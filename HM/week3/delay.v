==> flow/design.v <==
module delay # (
            parameter           RAM_DATA_WIDTH          = 272,
            parameter           RAM_ADDR_WIDTH          = 8,
            parameter           RAM_DEPTH               = 256
        )
        (   
            input         clk,                 
            input         rst_n,
            input         delay_en,         
            input        [RAM_DATA_WIDTH - 1 : 0]    delay_in,       
            output      [RAM_DATA_WIDTH - 1 : 0]    delay_out     
        );
  reg [RAM_DATA_WIDTH - 1 : 0] delay_data, delay_data_n;
    always @(posedge clk, negedge rst_n) begin
      if (!rst_n) begin
        delay_data <= {(RAM_DATA_WIDTH - 1){1'b0}};
      end else begin
        delay_data <= delay_data_n;
      end
    end
    always @(*) begin
      delay_data_n = delay_data;
      if (delay_en) begin
        delay_data_n = delay_in;
      end
    end
    assign delay_out = delay_data;
endmodule
### Tool chain data of delay

The steps from the RTL of delay to its reports follow in flow order.
Line numbers count from 1 in the design file above.
Operators: Yosys type, input widths -> output width; for muxes data width and select width s.
Library cell names are shortened.
The mark n/a stands for no value.

* top: delay
* clock port: clk
* standard-cell library: sky130hd
* corner: tt_025C_1v80

### Word level

Source: Yosys, flattened and elaborated, memories not mapped. Widths are those after wreduce; folded enables and synchronous resets count as part of the registers. Registers that Yosys merges into a memory's read port (data or address) are not register bits. Print and check cells do not count. Equal cells are merged and count once.

* RAM bits: 0
* clocked read ports x word width: 0
* latch bits: 0
* bits in read-only memories: 0
* memories: 0
* cells after elaboration: 1
* register bits after elaboration: 272
* input port bits: 275

* divide/modulo/power cells: 0
* muxes and demuxes: 0
* reductions and logical operators: 0
* eq/ne operators: 0
* add/subtract/negate cells: 0
* magnitude comparators: 0
* multiply operators: 0
* bitwise logic cells: 0
* shift-type cells: 0

### Logic depth

Longest topological path by Yosys (ltp), each cell counted once; first at word level (registers and memories cut), then after technology mapping (sequential cells cut; the memories' decode and read muxes count).

* word-level depth: 0
* ABC_AREA: 0
* mapped depth: 4
* depth with buffers taken out: 1

### Synthesis result

Yosys stat after the flow's synthesis: flattened, memories mapped to cells. It holds for the ABC_AREA given above (unset counts as 0); a run with the other value may have another netlist.

* flip-flop cells: 272
* mapped cells: 574
* area of sequential cells: 6806.5 µm²
* synthesis area: 10403.7 µm²
* buffer cells: 30

Cells by type
* dfrtp_1: count 272, total area 6.81E+03 µm²
* mux2_2: count 192, total area 2.16E+03 µm²
* mux2_4: count 80, total area 1.2E+03 µm²
* buf_6: count 9, total area 101.347 µm²
* buf_4: count 11, total area 82.579 µm²
* buf_2: count 10, total area 50.048 µm²

### Worst setup path after synthesis

OpenSTA on the mapped netlist: ideal clock, no wires. The path of least setup slack (recovery checks aside). Input and output delay are each 20% of the period. Register names are those of the netlist, which keeps one name where synthesis merged equal registers.

* path kind: input -> register
* start: input delay_en
* end: register delay_data[190]
* setup slack: 547 ps
* input delay: 352 ps
* period: 1760 ps
* launch time at the first pin: 352 ps
* setup time: 125 ps
* arrival time: 1088 ps
* driving pins on the path: 4
* path buffers: 3
* path delay: 861 ps
* synthesis period reached: 1213 ps

"path delay" = arrival - input delay + setup time.
"driving pins on the path" counts driving pins, that of a launching flip-flop among them; a cell with two outputs on the path counts twice.
"synthesis period reached" = period - worst setup slack (recovery checks aside). The figure is calculated, with input and output delays left at 20% of the set period.

* cell sequence: buf_4 -> buf_6 -> buf_6 -> mux2_4
* length of the longest elaborated chain: 0
* elaborated cells between the ends (all ways): 0
* source lines of those cells: 0

RTL lines, path after synthesis
* start: declaration: line 9 `input         delay_en,`
* end: assignment: line 16 `delay_data <= {(RAM_DATA_WIDTH - 1){1'b0}};`
* end: assignment: line 18 `delay_data <= delay_data_n;`
* end: declaration: line 13 `reg [RAM_DATA_WIDTH - 1 : 0] delay_data, delay_data_n;`

### Worst path after layout

From the final timing report of flow run 1: the path of least setup slack in the routed layout; clock arrival at registers is part of the times.
The path's times are printed in steps of 10 ps; the period is the one set.

* path kind: register -> output
* start: register delay_data[13]
* end: output delay_out[13]
* period: 1130 ps
* launch time at the first pin: 550 ps
* setup slack: -200 ps
* driving pins on the path: 2
* path buffers: 1
* arrival time: 1110 ps

* cell sequence: dfrtp_1 -> buf_2
* length of the longest elaborated chain: 0
* elaborated cells between the ends (all ways): 0
* source lines of those cells: 0

RTL lines, path post-layout
* start: declaration: line 13 `reg [RAM_DATA_WIDTH - 1 : 0] delay_data, delay_data_n;`
* start: assignment: line 16 `delay_data <= {(RAM_DATA_WIDTH - 1){1'b0}};`
* start: assignment: line 18 `delay_data <= delay_data_n;`
* end: declaration: line 11 `output      [RAM_DATA_WIDTH - 1 : 0]    delay_out`

## Implementation results

Record of 2 stored runs of the RTL-to-layout flow on delay, platform sky130hd. The runs are unordered. Constraints: input delay and output delay 20% of the set period each, output load 0.01 pF.
"period reached" means the clock period less the worst setup slack. The figure is calculated, with input and output delays left at 20% of the set period.

### Flow run 1

==> flow/run.sh <==
#!/bin/bash
# the make line also repeats the synthesis and layout settings of config.mk as NAME=value (left out here)
make -C /OpenROAD-flow-scripts/flow DESIGN_CONFIG=/design/flow/config.mk WORK_HOME=/design/flow/orfs CLKGATE_MAP_FILE= finish
==> flow/config.mk <==
export PLATFORM = sky130hd
export DESIGN_NAME = delay
export DESIGN_NICKNAME = delay
export VERILOG_FILES = /design/flow/design.v
export SDC_FILE = /design/flow/constraint.sdc
export NUM_CORES = 4
export LEC_CHECK = 0
export CAP_MARGIN = 20
export CORE_MARGIN = 2
export CORE_UTILIZATION = 40
export SETUP_SLACK_MARGIN = 0.14
export SLEW_MARGIN = 20
==> flow/constraint.sdc <==
create_clock -name core_clock -period 1.13 [get_ports {clk}]
set_input_delay 0.2260 -clock core_clock [delete_from_list [all_inputs] [get_ports {clk}]]
set_output_delay 0.2260 -clock core_clock [all_outputs]
set_load 0.01 [all_outputs]

Results of flow run 1:
- Synthesis area: 10403.7 µm²
- Standard-cell area after layout: 18128.6 µm²
- Summed negative setup slack: -43261 ps
- Total die area: 27315.8 µm²
- Setup slack of the worst path: -202 ps
- Period reached: 1332 ps
- Utilization after layout: 0.704

### Flow run 2

==> flow/run.sh <==
#!/bin/bash
# the make line also repeats the synthesis and layout settings of config.mk as NAME=value (left out here)
make -C /OpenROAD-flow-scripts/flow DESIGN_CONFIG=/design/flow/config.mk WORK_HOME=/design/flow/orfs CLKGATE_MAP_FILE= finish
==> flow/config.mk <==
export PLATFORM = sky130hd
export DESIGN_NAME = delay
export DESIGN_NICKNAME = delay
export VERILOG_FILES = /design/flow/design.v
export SDC_FILE = /design/flow/constraint.sdc
export NUM_CORES = 4
export LEC_CHECK = 0
export ABC_AREA = 0
export CAP_MARGIN = 20
export CORE_MARGIN = 6
export CORE_UTILIZATION = 70
export MIN_ROUTING_LAYER = met1
export PLACE_DENSITY = 0.59
export SETUP_SLACK_MARGIN = -0.14
export SLEW_MARGIN = 20
==> flow/constraint.sdc <==
create_clock -name core_clock -period 1.83 [get_ports {clk}]
set_input_delay 0.3660 -clock core_clock [delete_from_list [all_inputs] [get_ports {clk}]]
set_output_delay 0.3660 -clock core_clock [all_outputs]
set_load 0.01 [all_outputs]

Outcome of flow run 2: not finished: placement ended with error PPL-0024
