==> flow/design.v <==
module PE #(
    parameter DATA_WIDTH = 8,
    parameter PSUM_WIDTH = 32
    )
    (
    input   clk,
    input   rst_n,
    input   [DATA_WIDTH-1:0]        ifmap_i,
    input   [DATA_WIDTH-1:0]        weight_i,
    input   [PSUM_WIDTH-1:0]        psum_i,
    input                           ifmap_en_i,
    input                           weight_en_i,
    input                           psum_en_i,
    output  [DATA_WIDTH-1:0]        ifmap_o,
    output  [DATA_WIDTH-1:0]        weight_o,
    output  [PSUM_WIDTH-1:0]        psum_o,
    output                          weight_en_o,
    output                          psum_en_o
    );
    reg     [DATA_WIDTH-1:0]        ifmap_r;
    reg     [DATA_WIDTH-1:0]        weight_r;
    reg     [PSUM_WIDTH-1:0]        psum_r;
    reg     [(DATA_WIDTH*2)-1:0]    product_r;       
    reg                             weight_en_r;
    reg                             psum_en_r;
    always @(posedge clk, negedge rst_n) begin
        if (!rst_n) begin
            weight_en_r <= 1'b0;
            psum_en_r   <= 1'b0;
        end else begin
            weight_en_r <= weight_en_i;
            psum_en_r   <= psum_en_i;
        end
    end
    always @(posedge clk, negedge rst_n) begin
        if (!rst_n) begin
            ifmap_r <= {(DATA_WIDTH){1'b0}};
        end
        else if (ifmap_en_i) begin
            ifmap_r <= ifmap_i;
        end
    end
    always @(posedge clk, negedge rst_n) begin
        if (!rst_n) begin
            weight_r <= {(DATA_WIDTH){1'b0}};
        end 
        else if (weight_en_i) begin
            weight_r <= weight_i;
        end
    end
    always @(posedge clk, negedge rst_n) begin
        if (!rst_n) begin
            psum_r <= {(PSUM_WIDTH){1'b0}};
        end
        else if (psum_en_i) begin
            psum_r <= psum_i;        
        end
    end
    always @(posedge clk, negedge rst_n) begin
        if (!rst_n) begin
            product_r <= {(DATA_WIDTH*2){1'b0}};
        end else if (weight_en_i) begin
            product_r <= ifmap_r * weight_i;
        end
    end
    assign psum_o = product_r + psum_r;
    assign ifmap_o  = ifmap_r;
    assign weight_o = weight_r;
    assign weight_en_o  = weight_en_r;
    assign psum_en_o    = psum_en_r;
endmodule
From RTL to reports: PE
What the tools print for PE, step after step.
Lines are those of the file above, counted from 1.
Cell names lack the library's common part.
{ "design": {"top_module": "PE", "clock": "clk", "lib": "sky130hd", "lib_corner": "tt_025C_1v80"} }

After elaboration
Source: Yosys, flattened and elaborated, memories not mapped. Widths are those after wreduce; folded enables and synchronous resets count as part of the registers. Registers that Yosys merges into a memory's read port (data or address) are not register bits. Print and check cells do not count. Equal cells are merged and count once.
{ "op_classes": {"n_mul": 1, "n_logic": 0, "n_eq": 0, "n_addsub": 1, "cmp": 0, "n_mux": 0, "shifts": 0, "n_div": 0, "n_reduce_logical": 0} }
{ "ops": {"columns": ["cell", "n"], "rows": [
  ["multiplier 8 x 8 -> 16 bit", 1],
  ["adder 16 x 32 -> 32 bit", 1]
]} }
{ "bits": {"latch_bits": 0, "romBits": 0, "wordCells": 8, "ff_bits": 66, "ram_bits": 0, "clocked_rd_ports_x_width": 0, "inputBits": 53, "memories": 0, "output_inout_bits": 50} }

Logic depth
Depth = most cells in a row (Yosys ltp): at word level without a register or memory, in the mapped netlist without a sequential cell, where the memories' decode and read muxes count.
{ "logic_depth": {"word_depth": 1, "ABC_AREA": 0, "depth_mapped": 16, "mapped_depth_nobuf": 16} }

After synthesis
The flow's flattened synthesis, as Yosys stat reports it; memories are mapped. The netlist is that of the ABC_AREA named above (0 if unset); the other value can give another one.
{ "mapped": {"ff_cells": 66, "area_um2": 5646.7, "sequential_area_um2": 1651.6, "buf_cells": 9, "cells": 544} }
{ "types": {"columns": ["cell_type", "n", "area_total_um2"], "rows": [
  ["dfrtp_1", 66, 1.65E+03],
  ["fa_1", 37, 740.71],
  ["ha_1", 52, 650.624],
  ["mux2_2", 54, 608.083],
  ["and2_1", 48, 300.288],
  ["inv_1", 59, 221.462],
  ["xnor2_1", 21, 183.926],
  ["nand2_1", 29, 108.854],
  ["xor2_1", 12, 105.101],
  ["o21ai_0", 19, 95.091],
  ["a21oi_1", 15, 75.072],
  ["o21a_1", 9, 67.565],
  ["and3_1", 9, 56.304],
  ["nor3_1", 11, 55.053],
  ["nor2_1", 14, 52.55],
  ["a211oi_1", 6, 45.043],
  ["a21o_1", 6, 45.043],
  ["o2111ai_1", 5, 43.792]
]} }
Not listed: further types 34, cells in them 72.

Timing after synthesis
OpenSTA on the mapped netlist: ideal clock, no wires. The path of least setup slack (recovery checks aside). Input and output delay are each 20% of the period. Register names are those of the netlist, which keeps one name where synthesis merged equal registers.
{ "synth_path": {"kind": "input to register", "startpoint": "input port weight_i[7]", "endpoint": "register (no name shown)", "in_delay_ps": 1768, "period_ps": 8840, "required_time_ps": 8704, "t_first_pin_ps": 1768, "driving_pins": 13, "slack_ps": 3124, "delay_ps": 3948, "path_buffers": 0, "setup_ps": 136, "t_arrival_ps": 5580, "synth_period_reached_ps": 5716} }
"delay_ps" is the arrival time less input delay plus setup time.
"driving_pins": output pins that drive a net of the path, with the launching flip-flop's if there is one; two outputs of one cell count as two.
"synth_period_reached_ps" is the clock period less the worst setup slack; recovery checks do not enter. This is arithmetic on one report: input and output delays are still those of the set period (20% each).
The rows between start and end are the longest chain of elaborated cells between them; the timing report does not say that the signal goes this way. Where chains are equally long, one stands for them.
A line is the first line of the expression or statement that the cell stems from. Yosys adds cells for indexed reads and writes and turns some case tables into memories.
{ "synth_via": {"path_cell_list": "and2_1 > fa_1 > fa_1 > fa_1 > inv_1 > fa_1 > inv_1 > ha_1 > or3_1 > o21ai_0 > a211oi_1 > o2111ai_1 > or3b_2", "elab_chain_len": 1, "cone_cells": 1, "cone_lines": 1, "cone_classes": "mul (1)"} }
{ "synth_lines": {"columns": ["element", "line_no", "rtl"], "rows": [
  ["start, declared", 9, "input   [DATA_WIDTH-1:0]        weight_i,"],
  ["multiplier 8 x 8 -> 16 bit", 63, null],
  ["end, assigned", 61, null],
  ["end, assigned", 63, null],
  ["end, declared", 23, null]
]} }

Timing after layout
From the final timing report of run 1: the path of least setup slack in the routed layout; clock arrival at registers is part of the times.
The report prints the path's times to 10 ps; the period is as set.
{ "layout_path": {"kind": "input to register", "startpoint": "input port weight_i[5]", "endpoint": "register (no name shown)", "required_time_ps": 6950, "period_ps": 6730, "in_delay_ps": 1350, "path_buffers": 1, "t_arrival_ps": 5930, "setup_ps": 120, "driving_pins": 14, "t_first_pin_ps": 1350, "slack_ps": 1020} }
The rows between start and end are the longest chain of elaborated cells between them; the timing report does not say that the signal goes this way. Where chains are equally long, one stands for them.
{ "layout_via": {"path_cell_list": "clkdlybuf4s50_1 > and2_1 > fa_1 > fa_1 > fa_1 > inv_1 > fa_1 > inv_1 > ha_1 > or3_1 > o21ai_0 > a211oi_1 > o2111ai_1 > or3b_2", "elab_chain_len": 1, "cone_cells": 1, "cone_lines": 1, "cone_classes": "mul (1)"} }
{ "layout_lines": {"columns": ["element", "line_no", "rtl"], "rows": [
  ["start, declared", 9, "input   [DATA_WIDTH-1:0]        weight_i,"],
  ["multiplier 8 x 8 -> 16 bit", 63, null],
  ["end, assigned", 61, null],
  ["end, assigned", 63, null],
  ["end, declared", 23, null]
]} }

==> runs of PE <==
Measured data: module PE, platform sky130hd, 2 stored runs of the flow under differing settings, order arbitrary. Input and output delays are each 20% of the period that was set; the output load is 0.01 pF.
By "achieved_period_ps" is meant the clock period of the run minus its worst setup slack. This is arithmetic on one report: input and output delays are still those of the set period (20% each).
"worst_path_time_ps" means the part of the period allowed to the worst setup path (the constraints hold back 20% at inputs and 20% at outputs) less its slack; where the path has registers, the arrival times of their clocks count too.
By "final_power_mw" is meant OpenSTA's value without simulated activity: inputs other than the clock are taken to toggle once in ten clock periods, and the tool carries that through the logic.
"worst_path_time_ps" is known to 10 ps.
[
  {
    "run": "run 1",
    "settings": { "period_ns": 6.73, "CORE_UTILIZATION": 26, "PLACE_DENSITY_LB_ADDON": 0.2, "CORE_ASPECT_RATIO": 0.95, "CORE_MARGIN": 9, "TNS_END_PERCENT": 70, "GPL_TIMING_DRIVEN": 1, "CTS_CLUSTER_SIZE": 53, "CTS_CLUSTER_DIAMETER": 38, "MAX_ROUTING_LAYER": "met5", "CAP_MARGIN": 20, "SLEW_MARGIN": 20 },
    "results": { "worst_path_time_ps": 4370, "worst_path_kind": "input to register", "achieved_period_ps": 5715, "yosys_chip_area_um2": 5646.7, "fin_ws_ps": 1015, "design_die_area_um2": 27349.5, "final_power_mw": 2.702, "final_util_pct": 34.3 }
  },
  {
    "run": "run 2",
    "settings": { "period_ns": 3.41, "CAP_MARGIN": 20, "CORE_MARGIN": 2, "CORE_UTILIZATION": 40, "SLEW_MARGIN": 20 },
    "results": { "worst_path_time_ps": 3370, "worst_path_kind": "input to register", "achieved_period_ps": 4049, "yosys_chip_area_um2": 5646.7, "fin_ws_ps": -639, "design_die_area_um2": 15083.5, "final_power_mw": 6.985, "final_util_pct": 61.2 }
  }
]
